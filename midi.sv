==> flow/design.v <==
module midi(
    input               CLOCK_50,
    input               CLOCK2_50,
    input               CLOCK3_50,
    input               CLOCK4_50,
    output logic      [6:0]  HEX0,
    output logic      [6:0]  HEX1,
    output logic      [6:0]  HEX2,
    output logic      [6:0]  HEX3,
    output logic      [6:0]  HEX4,
    output logic      [6:0]  HEX5,
    input        [3:0]  KEY,
    output		   [9:0]		LEDR,
    input        [9:0]  SW,
    inout       [35:0]  GPIO
);
wire rxd;
wire [1:0] br_cfg;
wire rst = ~KEY[0];
assign rxd = GPIO[5];
wire note_on_trigger;
wire [6:0] note_number;
wire [6:0] velocity;
midi_receiver midi_receiver0(
    .clk(CLOCK_50),
    .rst(rst),
    .midi_rx(rxd),
    .note_on_trigger(note_on_trigger),
    .note_number(note_number),
    .velocity(velocity)
);
wire [23:0] frequency_x1000;
wire [31:0] bcd_freq;
reg [23:0] display_bcd;
always @(*) begin
    if (SW[0]) begin
        display_bcd = bcd_freq[31:8]; 
    end else begin
        display_bcd = bcd_freq[23:0];
    end
end
function [6:0] seven_seg_decode;
    input [3:0] val;
    begin
        case (val)
            4'h0: seven_seg_decode = 7'b1000000;
            4'h1: seven_seg_decode = 7'b1111001;
            4'h2: seven_seg_decode = 7'b0100100;
            4'h3: seven_seg_decode = 7'b0110000;
            4'h4: seven_seg_decode = 7'b0011001;
            4'h5: seven_seg_decode = 7'b0010010;
            4'h6: seven_seg_decode = 7'b0000010;
            4'h7: seven_seg_decode = 7'b1111000;
            4'h8: seven_seg_decode = 7'b0000000;
            4'h9: seven_seg_decode = 7'b0011000;
            4'hA: seven_seg_decode = 7'b0001000;
            4'hB: seven_seg_decode = 7'b0000011;
            4'hC: seven_seg_decode = 7'b1000110;
            4'hD: seven_seg_decode = 7'b0100001;
            4'hE: seven_seg_decode = 7'b0000110;
            4'hF: seven_seg_decode = 7'b0001110;
            default: seven_seg_decode = 7'b1111111;
        endcase
    end
endfunction
always @(*) begin
    HEX0 = seven_seg_decode(note_number[3:0]);
    HEX1 = seven_seg_decode(note_number[6:4]);
end
endmodule
module midi_receiver (
  input logic clk,
  input logic rst,
  input logic midi_rx,
  output reg note_on_trigger,
  output reg [6:0] note_number,
  output reg [6:0] velocity
);
  localparam [15:0] CLK_DIV = 16'd1600;  
  logic rdy;
  logic clr_rdy;
  logic [7:0] rx_data;
  logic [3:0] ms_nybble;
  logic [3:0] ls_nybble;
  uart_rx uart_rx_inst (
    .clk(clk),
    .rst(rst),
    .RX(midi_rx),
    .clk_div(CLK_DIV),
    .clr_rdy(clr_rdy),
    .rdy(rdy),
    .rx_data(rx_data)
  );
  typedef enum logic [1:0] {
    BYTE_1,
    BYTE_2,
    BYTE_3
  } state_t;
  state_t state;
  assign ms_nybble = rx_data[7:4];
  assign ls_nybble = rx_data[3:0];
  assign clr_rdy = rdy;  
  always_ff @(posedge clk) begin
    if (rst) begin
      state <= BYTE_1;
      note_on_trigger <= '0;
      note_number <= '0;
      velocity <= '0;
    end else if (rdy) begin
      case (state)
        BYTE_1: begin
          if (ms_nybble == 4'h8) begin  
            note_on_trigger <= '0;
            state <= BYTE_2;
          end else if (ms_nybble == 4'h9) begin  
            note_on_trigger <= '1;
            state <= BYTE_2;
          end
        end
        BYTE_2: begin
          note_number <= rx_data[6:0];
          state <= BYTE_3;
        end
        BYTE_3: begin
          velocity <= rx_data[6:0];
          state <= BYTE_1;
        end
      endcase
    end
  end
endmodule
module uart_rx (
  input wire clk,
  input wire rst,
  input wire RX,
  input wire [15:0] clk_div,
  input wire clr_rdy,
  output logic rdy,
  output logic [7:0] rx_data
);
  logic shift, start, receiving;
  logic [9:0] rx_shft_reg;
  logic [15:0] baud_cnt;
  logic [3:0] bit_cnt;
  logic set_rdy;
  logic rx_temp, rx_stable;
  typedef enum logic {
    IDLE,
    RECEIVING
  } state_t;
  state_t state, next_state;
  always_ff @(posedge clk) begin
    if (rst) begin
      rx_temp <= '1;
      rx_stable <= '1;
    end
    else begin
      rx_temp <= RX;
      rx_stable <= rx_temp;
    end
  end
  always_ff @(posedge clk) begin
    if (rst) rx_shft_reg <= '0;
    else if (shift) rx_shft_reg <= {rx_stable, rx_shft_reg[9:1]};
  end
  always_ff @(posedge clk) begin
    if (rst) baud_cnt <= '0;
    else if (start) baud_cnt <= {1'b0, clk_div[15:1]};
    else if (shift) baud_cnt <= clk_div;
    else if (receiving) baud_cnt <= baud_cnt - 1;
  end
  always_ff @(posedge clk) begin
    if (rst) bit_cnt <= '0;
    else if (start) bit_cnt <= '0;
    else if (shift) bit_cnt <= bit_cnt + 1;
  end
  always_ff @(posedge clk) begin
    if (rst) rdy <= '0;
    else if (start | clr_rdy) rdy <= '0;
    else if (set_rdy) rdy <= '1;
  end
  always_ff @(posedge clk) begin
    if (rst) state <= IDLE;
    else state <= next_state;
  end
  always_comb begin
    next_state = state;
    start = '0;
    receiving = '0;
    shift = '0;
    set_rdy = '0;
    case (state)
      IDLE: begin
        if (!rx_stable) begin
          start = '1;
          next_state = RECEIVING;
        end
      end
      RECEIVING: begin
        receiving = '1;   
        if (baud_cnt == 16'd0) begin
          shift = '1;
        end
        if (bit_cnt == 4'd10) begin
          next_state = IDLE;
          set_rdy = '1;
        end
      end
    endcase
  end
  assign rx_data = rx_shft_reg[8:1];
endmodule
# Reports on midi
# Tool output for the design above, in the order of the flow.
# Line numbers count from 1 in the design file above.
# Operators: Yosys type, input widths -> output width; for muxes data width and select width s.
# Cell names lack the library's common part.
# The mark -- stands for no value.
# setup
top	midi
clk_port	CLOCK_50
lib	sky130hd
lib_corner	tt_025C_1v80

# Word-level counts
# Source: Yosys, flattened and elaborated, memories not mapped. Widths are those after wreduce. Print and check cells do not count. Equal cells are merged and count once.
# Memory sizes are those after Yosys's memory passes, which may raise the word count (mostly to a power of two), join words into wider ones and drop unused or constant bits.
# op_classes
n_addsub	2
reduce_logical	10
n_mux	19
logic	3
equal	6
# op_table
op	n
$mux 11	2
$sub 16x1->16 const B	1
$logic_not 16->1	1
$eq 4x4->1 const B	3
$mux 10	1
$pmux 1 s2	5
$mux 4	2
$reduce_bool 3->1	2
$pmux 2 s3	1
$mux 3	2
$reduce_or 2->1	2
$add 4x1->4 const B	1
$mux 2	2
$mux 1	4
$ne 3x1->1 const B	1
$reduce_and 3->1	1
$reduce_or 3->1	1
$not 1->1	2
$eq 2x1->1 const B	1
$eq 2x2->1 const B	1
$logic_not 2->1	1
$reduce_and 2->1	1
$reduce_bool 2->1	1
$or 1x1->1	1
# word_totals
mem_count	2
register_bits	43
output_inout_bits	88
clocked_rd_ports_x_width	14
rom_bits	168
elab_cells	53
in_bits	18
# mem_list
memory	size	word_bits	read_ports	wr	line_no	rtl
(no name shown)	16	7	1	0	45	case (val)
(no name shown)	8	7	1	0	45

# Longest topological paths
# Yosys ltp: most cells in a row. Word level: on the elaborated netlist, between registers, memories and ports. Mapped: between sequential cells and ports; inverters and the memories' decode and read muxes count.
# logic_depth
depth_word	5
abc_area	0
depth_mapped	10
mapped_depth_nobuf	9

# Netlist
# The flow's flattened synthesis, as Yosys stat reports it; memories are mapped. The netlist is that of the ABC_AREA named above (0 if unset); the other value can give another one.
# types
type	n	area_total_um2
dfxtp_1	57	1.14E+03
buf_4	39	292.781
ha_1	13	162.656
a21oi_1	28	140.134
nor2_1	25	93.84
mux2i_1	8	80.077
nand3_1	16	80.077
o21ai_0	16	80.077
xor2_1	8	70.067
inv_1	16	60.058
nand2_1	15	56.304
nand2b_1	6	37.536
xnor2_1	4	35.034
and3_1	5	31.28
nand4_1	5	31.28
nor4b_2	2	30.029
clkbuf_1	7	26.275
nor3_1	5	25.024
# Not listed: further types 31, cells in them 48.
# synth_totals
yosys_area_um2	2846.5
stdcells	323
flip_flops	57
seq_area_um2	1141.1
n_buf	51
# The figures by module come from a second, unflattened synthesis with its own total; it is not the netlist above.
# unflattened
cells_unflattened	418
area_unflattened_um2	3359.5
# Rows give one instance, submodules left out.
# modules
mod	instances	mod_area_um2	n_cells	mod_seq_area_um2
uart_rx	1	1995.7	245	660.6
midi_receiver	1	683.2	82	360.3
midi	1	680.7	91	0.0

# Timing after synthesis
# Source: OpenSTA report_checks on the synthesized netlist (no wires, ideal clock, input and output delay 20% of the period each), path of least setup slack; recovery checks are left aside. Register names are those of the netlist, which keeps one name where synthesis merged equal registers.
# synth_path
kind	reg-to-reg
startpoint	reg midi_receiver0.uart_rx_inst.rdy
endpoint	reg (no name shown)
path_stages	9
slack_ns	0.779
period_ns	2.94
required_ns	2.823
setup_ns	0.117
t_arrival_ns	2.044
launch_ns	0.000
delay_ns	2.161
n_path_buf	1
synth_period_reached_ns	2.161
# "delay_ns" = arrival - input delay + setup time.
# "path_stages" counts driving pins, that of a launching flip-flop among them; a cell with two outputs on the path counts twice.
# "synth_period_reached_ns" = period - worst setup slack (recovery checks aside). The figure is calculated, with input and output delays left at 20% of the set period.
# The rows between start and end are the longest chain of elaborated cells between them; the timing report does not say that the signal goes this way. Where chains are equally long, one stands for them.
# Each line given opens the expression or statement behind the cell; cells for indexed reads and writes are added by Yosys, which also makes memories of some case tables.
# At most two assigning lines are given for a register; there are more.
# synth_via
cell_sequence	dfxtp_1 > clkbuf_1 > nand3_1 > a21oi_1 > inv_1 > ha_1 > nand2_1 > mux2_2 > a22o_1
elab_chain_cells	3
cells_between	3
cone_lines	0
classes_between	2 x mux; 1 x reduce/logical
# synth_rtl
element	line_no	rtl
from (decl)	138	output logic rdy,
from (assign)	178	if (rst) rdy <= '0;
from (assign)	179	else if (start | clr_rdy) rdy <= '0;
$reduce_and 2->1	--
$mux 4 (2 in a row)	--

Lab notebook: midi

Settings of 2 stored flow runs for module midi (sky130hd), not sorted in any way. The constraints put input and output delay at 20% of the set period each and load the outputs with 0.01 pF.

Entry A, flow files:
==> flow/run.sh <==
#!/bin/bash
# the make line also repeats the synthesis and layout settings of config.mk as NAME=value (left out here)
make -C /OpenROAD-flow-scripts/flow DESIGN_CONFIG=/design/flow/config.mk WORK_HOME=/design/flow/orfs CLKGATE_MAP_FILE= finish
==> flow/config.mk <==
export PLATFORM = sky130hd
export DESIGN_NAME = midi
export DESIGN_NICKNAME = midi
export VERILOG_FILES = /design/flow/design.v
export SDC_FILE = /design/flow/constraint.sdc
export NUM_CORES = 4
export LEC_CHECK = 0
export ABC_AREA = 0
export CAP_MARGIN = 20
export CELL_PAD_IN_SITES_DETAIL_PLACEMENT = 2
export CELL_PAD_IN_SITES_GLOBAL_PLACEMENT = 1
export CORE_ASPECT_RATIO = 1.16
export CORE_MARGIN = 3
export CORE_UTILIZATION = 37
export CTS_CLUSTER_SIZE = 82
export GPL_TIMING_DRIVEN = 0
export MIN_ROUTING_LAYER = met1
export PLACE_DENSITY = 0.45
export SLEW_MARGIN = 20
==> flow/constraint.sdc <==
create_clock -name core_clock -period 1.33 [get_ports {CLOCK_50}]
set_input_delay 0.2660 -clock core_clock [delete_from_list [all_inputs] [get_ports {CLOCK_50}]]
set_output_delay 0.2660 -clock core_clock [all_outputs]
set_load 0.01 [all_outputs]

Entry A: no final report: clock tree synthesis broke off with DPL-0033

Entry B, flow files:
==> flow/run.sh <==
#!/bin/bash
# the make line also repeats the synthesis and layout settings of config.mk as NAME=value (left out here)
make -C /OpenROAD-flow-scripts/flow DESIGN_CONFIG=/design/flow/config.mk WORK_HOME=/design/flow/orfs CLKGATE_MAP_FILE= finish
==> flow/config.mk <==
export PLATFORM = sky130hd
export DESIGN_NAME = midi
export DESIGN_NICKNAME = midi
export VERILOG_FILES = /design/flow/design.v
export SDC_FILE = /design/flow/constraint.sdc
export NUM_CORES = 4
export LEC_CHECK = 0
export CAP_MARGIN = 20
export CELL_PAD_IN_SITES_GLOBAL_PLACEMENT = 2
export CORE_MARGIN = 2
export CORE_UTILIZATION = 28
export CTS_CLUSTER_SIZE = 39
export GPL_ROUTABILITY_DRIVEN = 1
export PLACE_DENSITY_LB_ADDON = 0.19
export SETUP_SLACK_MARGIN = 0.47
export SLEW_MARGIN = 30
==> flow/constraint.sdc <==
create_clock -name core_clock -period 1.88 [get_ports {CLOCK_50}]
set_input_delay 0.3760 -clock core_clock [delete_from_list [all_inputs] [get_ports {CLOCK_50}]]
set_output_delay 0.3760 -clock core_clock [all_outputs]
set_load 0.01 [all_outputs]

Entry B: no final report: routing broke off with RSZ-0074
